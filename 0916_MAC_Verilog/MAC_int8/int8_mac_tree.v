==> flow/design.v <==
module adder_16bit (
    input signed [15:0] A,
    input signed [15:0] B,
    output signed [16:0] S
);
    assign S = A + B;
endmodule
module adder_17bit (
    input signed [16:0] A,
    input signed [16:0] B,
    output signed [17:0] S
);
    assign S = A + B;
endmodule
module adder_18bit (
    input signed [17:0] A,
    input signed [17:0] B,
    output signed [18:0] S
);
    assign S = A + B;
endmodule
module int8_mac_tree (
    input clk,  
    input reset,  
    input signed [7:0] in0,
    input signed [7:0] in1,
    input signed [7:0] in2,
    input signed [7:0] in3,
    input signed [7:0] in4,
    input signed [7:0] in5,
    input signed [7:0] in6,
    input signed [7:0] in7,
    input signed [7:0] in8,
    input signed [7:0] in9,
    input signed [7:0] in10,
    input signed [7:0] in11,
    input signed [7:0] in12,
    input signed [7:0] in13,
    input signed [7:0] in14,
    input signed [7:0] in15,
    output reg signed [31:0] out,
    output signed [15:0] prod0, prod1, prod2, prod3, prod4, prod5, prod6, prod7,
    output signed [17:0] sum_level2_0, sum_level2_1
);  
    wire signed [16:0] sum_level1_out [0:3];
    wire signed [18:0] out_temp;
    reg signed [7:0] in0_reg, in1_reg, in2_reg, in3_reg, in4_reg, in5_reg, in6_reg, in7_reg, 
                     in8_reg, in9_reg, in10_reg, in11_reg, in12_reg, in13_reg, in14_reg, in15_reg;
    always @(posedge clk or posedge reset) begin
        if (reset) begin
            in0_reg <= 8'h0; in1_reg <= 8'h0; in2_reg <= 8'h0; in3_reg <= 8'h0;
            in4_reg <= 8'h0; in5_reg <= 8'h0; in6_reg <= 8'h0; in7_reg <= 8'h0;
            in8_reg <= 8'h0; in9_reg <= 8'h0; in10_reg <= 8'h0; in11_reg <= 8'h0;
            in12_reg <= 8'h0; in13_reg <= 8'h0; in14_reg <= 8'h0; in15_reg <= 8'h0;
        end else begin
            in0_reg <= in0; in1_reg <= in1; in2_reg <= in2; in3_reg <= in3;
            in4_reg <= in4; in5_reg <= in5; in6_reg <= in6; in7_reg <= in7;
            in8_reg <= in8; in9_reg <= in9; in10_reg <= in10; in11_reg <= in11;
            in12_reg <= in12; in13_reg <= in13; in14_reg <= in14; in15_reg <= in15;
        end
    end
    multiplier_8bit mul0 (.A(in0_reg), .B(in1_reg), .P(prod0));
    multiplier_8bit mul1 (.A(in2_reg), .B(in3_reg), .P(prod1));
    multiplier_8bit mul2 (.A(in4_reg), .B(in5_reg), .P(prod2));
    multiplier_8bit mul3 (.A(in6_reg), .B(in7_reg), .P(prod3));
    multiplier_8bit mul4 (.A(in8_reg), .B(in9_reg), .P(prod4));
    multiplier_8bit mul5 (.A(in10_reg), .B(in11_reg), .P(prod5));
    multiplier_8bit mul6 (.A(in12_reg), .B(in13_reg), .P(prod6));
    multiplier_8bit mul7 (.A(in14_reg), .B(in15_reg), .P(prod7));
    adder_16bit add_l1_0 (.A(prod0), .B(prod1), .S(sum_level1_out[0]));
    adder_16bit add_l1_1 (.A(prod2), .B(prod3), .S(sum_level1_out[1]));
    adder_16bit add_l1_2 (.A(prod4), .B(prod5), .S(sum_level1_out[2]));
    adder_16bit add_l1_3 (.A(prod6), .B(prod7), .S(sum_level1_out[3]));
    adder_17bit add_l2_0 (.A(sum_level1_out[0]), .B(sum_level1_out[1]), .S(sum_level2_0));
    adder_17bit add_l2_1 (.A(sum_level1_out[2]), .B(sum_level1_out[3]), .S(sum_level2_1));
    adder_18bit add_final (.A(sum_level2_0), .B(sum_level2_1), .S(out_temp));
    always @(posedge clk or posedge reset) begin
        if (reset)
            out <= 32'h0;
        else
            out <= out_temp;
    end
endmodule
module multiplier_8bit (
    input signed [7:0] A,
    input signed [7:0] B,
    output signed [15:0] P
);
    assign P = A * B;
endmodule
# Tool chain data of int8_mac_tree
# Tool output for the design above, in the order of the flow.
# Lines are those of the file above, counted from 1.
# Operators carry their Yosys type and port widths (W data, S select, Z words).
# Library cell names are shortened.
# Not given: -
# inputs
top,int8_mac_tree
clock,clk
lib,sky130hd
pvt_corner,tt_025C_1v80

# After elaboration
# Counts by Yosys on the flattened word-level netlist (proc, flatten, opt, wreduce; memories kept). Register bits leave out memories and registers merged into their read ports (data or address); mux counts leave out enables and synchronous resets folded into registers. Print and check cells are left out. Cells with the same type and inputs are merged into one.
# bits
regBits,147
in_bits,130
output_inout_bits,196
word_cells,32
# classes
add_sub_neg,7
n_mul,8
# op_table
operator,count
$mul A8 B8 Y16,8
$add A16 B16 Y17,4
$add A17 B17 Y18,2
$add A18 B18 Y19,1

# Longest topological paths
# Depth = most cells in a row (Yosys ltp): at word level without a register or memory, in the mapped netlist without a sequential cell, where the memories' decode and read muxes count.
# logic_depth
word_depth,4
ABC_AREA,0
ltp_mapped,38

# Mapped cells and area
# Source: synth_stat.txt of the flow (Yosys; design flattened, memories mapped). It holds for the ABC_AREA given above (unset counts as 0); a run with the other value may have another netlist.
# Totals and module areas in this step are rounded.
# types
cell,count
fa_1,507
dfrtp_1,147
ha_1,284
inv_1,764
and2_1,323
xnor2_1,139
nand2_1,174
xor2_1,51
a21oi_1,75
a21o_1,47
nand2b_1,44
nor2_1,72
o21ai_0,39
o21bai_1,14
buf_4,13
nor3_1,16
o211ai_1,9
o21a_1,9
# Not listed: further types 39, cells in them 124.
# mapped
mapped_cells,2851
mapped_area_um2,27000
ff_cells,147
# The figures by module come from a second, unflattened synthesis with its own total; it is not the netlist above.
# unflattened
cells_unflattened,3225
area_unflattened_um2,30000
# Each row is one instance without its submodules.
# by_module
mod,n_inst,cells,mod_area_um2
multiplier_8bit,8,287,2500
int8_mac_tree,1,161,3800
adder_16bit,4,95,780
adder_17bit,2,125,970
adder_18bit,1,138,970

# Timing after synthesis
# OpenSTA on the mapped netlist: ideal clock, no wires. The path of least setup slack (recovery checks aside). Input and output delay are each 20% of the period. Register names are those of the netlist, which keeps one name where synthesis merged equal registers.
# synth_path
path_kind,flip-flop to output port
startpoint,register in11_reg[2]
endpoint,output port sum_level2_1[17]
clock_period_ns,13.1
t_first_pin_ns,0.000
arrival_ns,6.565
setup_slack_ns,3.915
delay_ns,6.565
path_stages,28
n_path_buf,0
synth_period_reached_ns,9.185
# "delay_ns" is the arrival time less input delay plus setup time.
# At an output port there is no setup time.
# "path_stages" counts driving pins, that of a launching flip-flop among them; a cell with two outputs on the path counts twice.
# "synth_period_reached_ns" is the clock period less the worst setup slack; recovery checks do not enter. This is arithmetic on one report: input and output delays are still those of the set period (20% each).
# The rows between start and end are the longest chain of elaborated cells between them; the timing report does not say that the signal goes this way. Where chains are equally long, one stands for them.
# Each line given opens the expression or statement behind the cell; cells for indexed reads and writes are added by Yosys, which also makes memories of some case tables.
# synth_via
cell_sequence,dfrtp_1 > and2_1 > fa_1 > inv_1 > fa_1 > inv_1 > fa_1 > inv_1 > fa_1 > inv_1 > ha_1 > a21oi_1 > o21bai_1 > a2111oi_2 > nor2_1 > xnor2_1 > fa_1 > inv_1 > fa_1 > inv_1 > ha_1 > nand2_1 > nor2_1 > a221o_1 > a41oi_2 > o21ai_1 > a21oi_1 > xnor2_1
elab_chain_len,3
cells_between,3
cone_classes,2 x add/sub; 1 x mul
# synth_rtl
element,line_no,rtl
"start, declared",48,"in8_reg, in9_reg, in10_reg, in11_reg, in12_reg, in13_reg, in14_reg, in15_reg;"
"start, assigned",53,in8_reg <= 8'h0; in9_reg <= 8'h0; in10_reg <= 8'h0; in11_reg <= 8'h0;
"start, assigned",58,in8_reg <= in8; in9_reg <= in9; in10_reg <= in10; in11_reg <= in11;
$mul A8 B8 Y16,89,assign P = A * B;
$add A16 B16 Y17,6,assign S = A + B;
$add A17 B17 Y18,13,assign S = A + B;
"end, declared",43,"output signed [17:0] sum_level2_0, sum_level2_1"
# Some nets on the timed path still bear RTL names; the line given drives or declares the net.
# synth_named_nets
net,line_no
prod5[12],89

# Worst path after layout
# Path of least setup slack in the final report of entry A (OpenROAD, finished layout, wires in). Where an end is a register, its clock arrival counts in the times.
# layout_path
path_kind,flip-flop to output port
startpoint,register in15_reg[0]
endpoint,output port sum_level2_1[15]
clock_period_ns,10.3
t_first_pin_ns,0.51
arrival_ns,7.40
setup_slack_ns,0.84
path_stages,29
n_path_buf,2
# The rows between start and end are the longest chain of elaborated cells between them; the timing report does not say that the signal goes this way. Where chains are equally long, one stands for them.
# layout_via
cell_sequence,dfrtp_2 > buf_6 > and2_4 > inv_1 > fa_2 > fa_1 > inv_1 > fa_2 > fa_1 > ha_4 > inv_4 > o21ai_4 > a21o_1 > nand2_2 > a211oi_4 > xor2_2 > fa_1 > inv_1 > fa_1 > inv_2 > ha_4 > nand2_4 > nor2_4 > a221o_1 > a41oi_4 > o21bai_1 > a21oi_2 > xnor2_2 > buf_4
elab_chain_len,3
cells_between,3
cone_classes,2 x add/sub; 1 x mul
# layout_rtl
element,line_no,rtl
"start, declared",48,"in8_reg, in9_reg, in10_reg, in11_reg, in12_reg, in13_reg, in14_reg, in15_reg;"
"start, assigned",54,in12_reg <= 8'h0; in13_reg <= 8'h0; in14_reg <= 8'h0; in15_reg <= 8'h0;
"start, assigned",59,in12_reg <= in12; in13_reg <= in13; in14_reg <= in14; in15_reg <= in15;
$mul A8 B8 Y16,89,assign P = A * B;
$add A16 B16 Y17,6,assign S = A + B;
$add A17 B17 Y18,13,assign S = A + B;
"end, declared",43,"output signed [17:0] sum_level2_0, sum_level2_1"

# Module int8_mac_tree, platform sky130hd: 2 stored runs of the flow (Yosys, OpenROAD) with differing settings, in no particular order. Input and output delays are each 20% of the period that was set; the output load is 0.01 pF.
# The results are shown rounded.
# A setting shown as -- is not set for that run.
stored run,period_ns,CORE_UTILIZATION,SETUP_SLACK_MARGIN,PLACE_DENSITY_LB_ADDON,CORE_ASPECT_RATIO,ABC_AREA,GPL_ROUTABILITY_DRIVEN,CTS_CLUSTER_SIZE,CAP_MARGIN,MIN_ROUTING_LAYER,MAX_ROUTING_LAYER,CORE_MARGIN,SLEW_MARGIN,PLACE_DENSITY,CELL_PAD_IN_SITES_DETAIL_PLACEMENT,TNS_END_PERCENT,setupTns_ns,fin_util_pct,ws_setup_ns,design.die.area_um2,hold_ws_ns,yosys_chip_area_um2
entry A,10.3,24,2.49,0.09,1.0,0,1,93,35,met2,met4,2,20,--,--,--,0.000,33,0.84,120000,1.4,27000
entry B,16.4,57,--,--,--,1,--,--,20,met1,met5,2,10,0.39,0,90,0.000,66,5.3,52000,0.99,29000
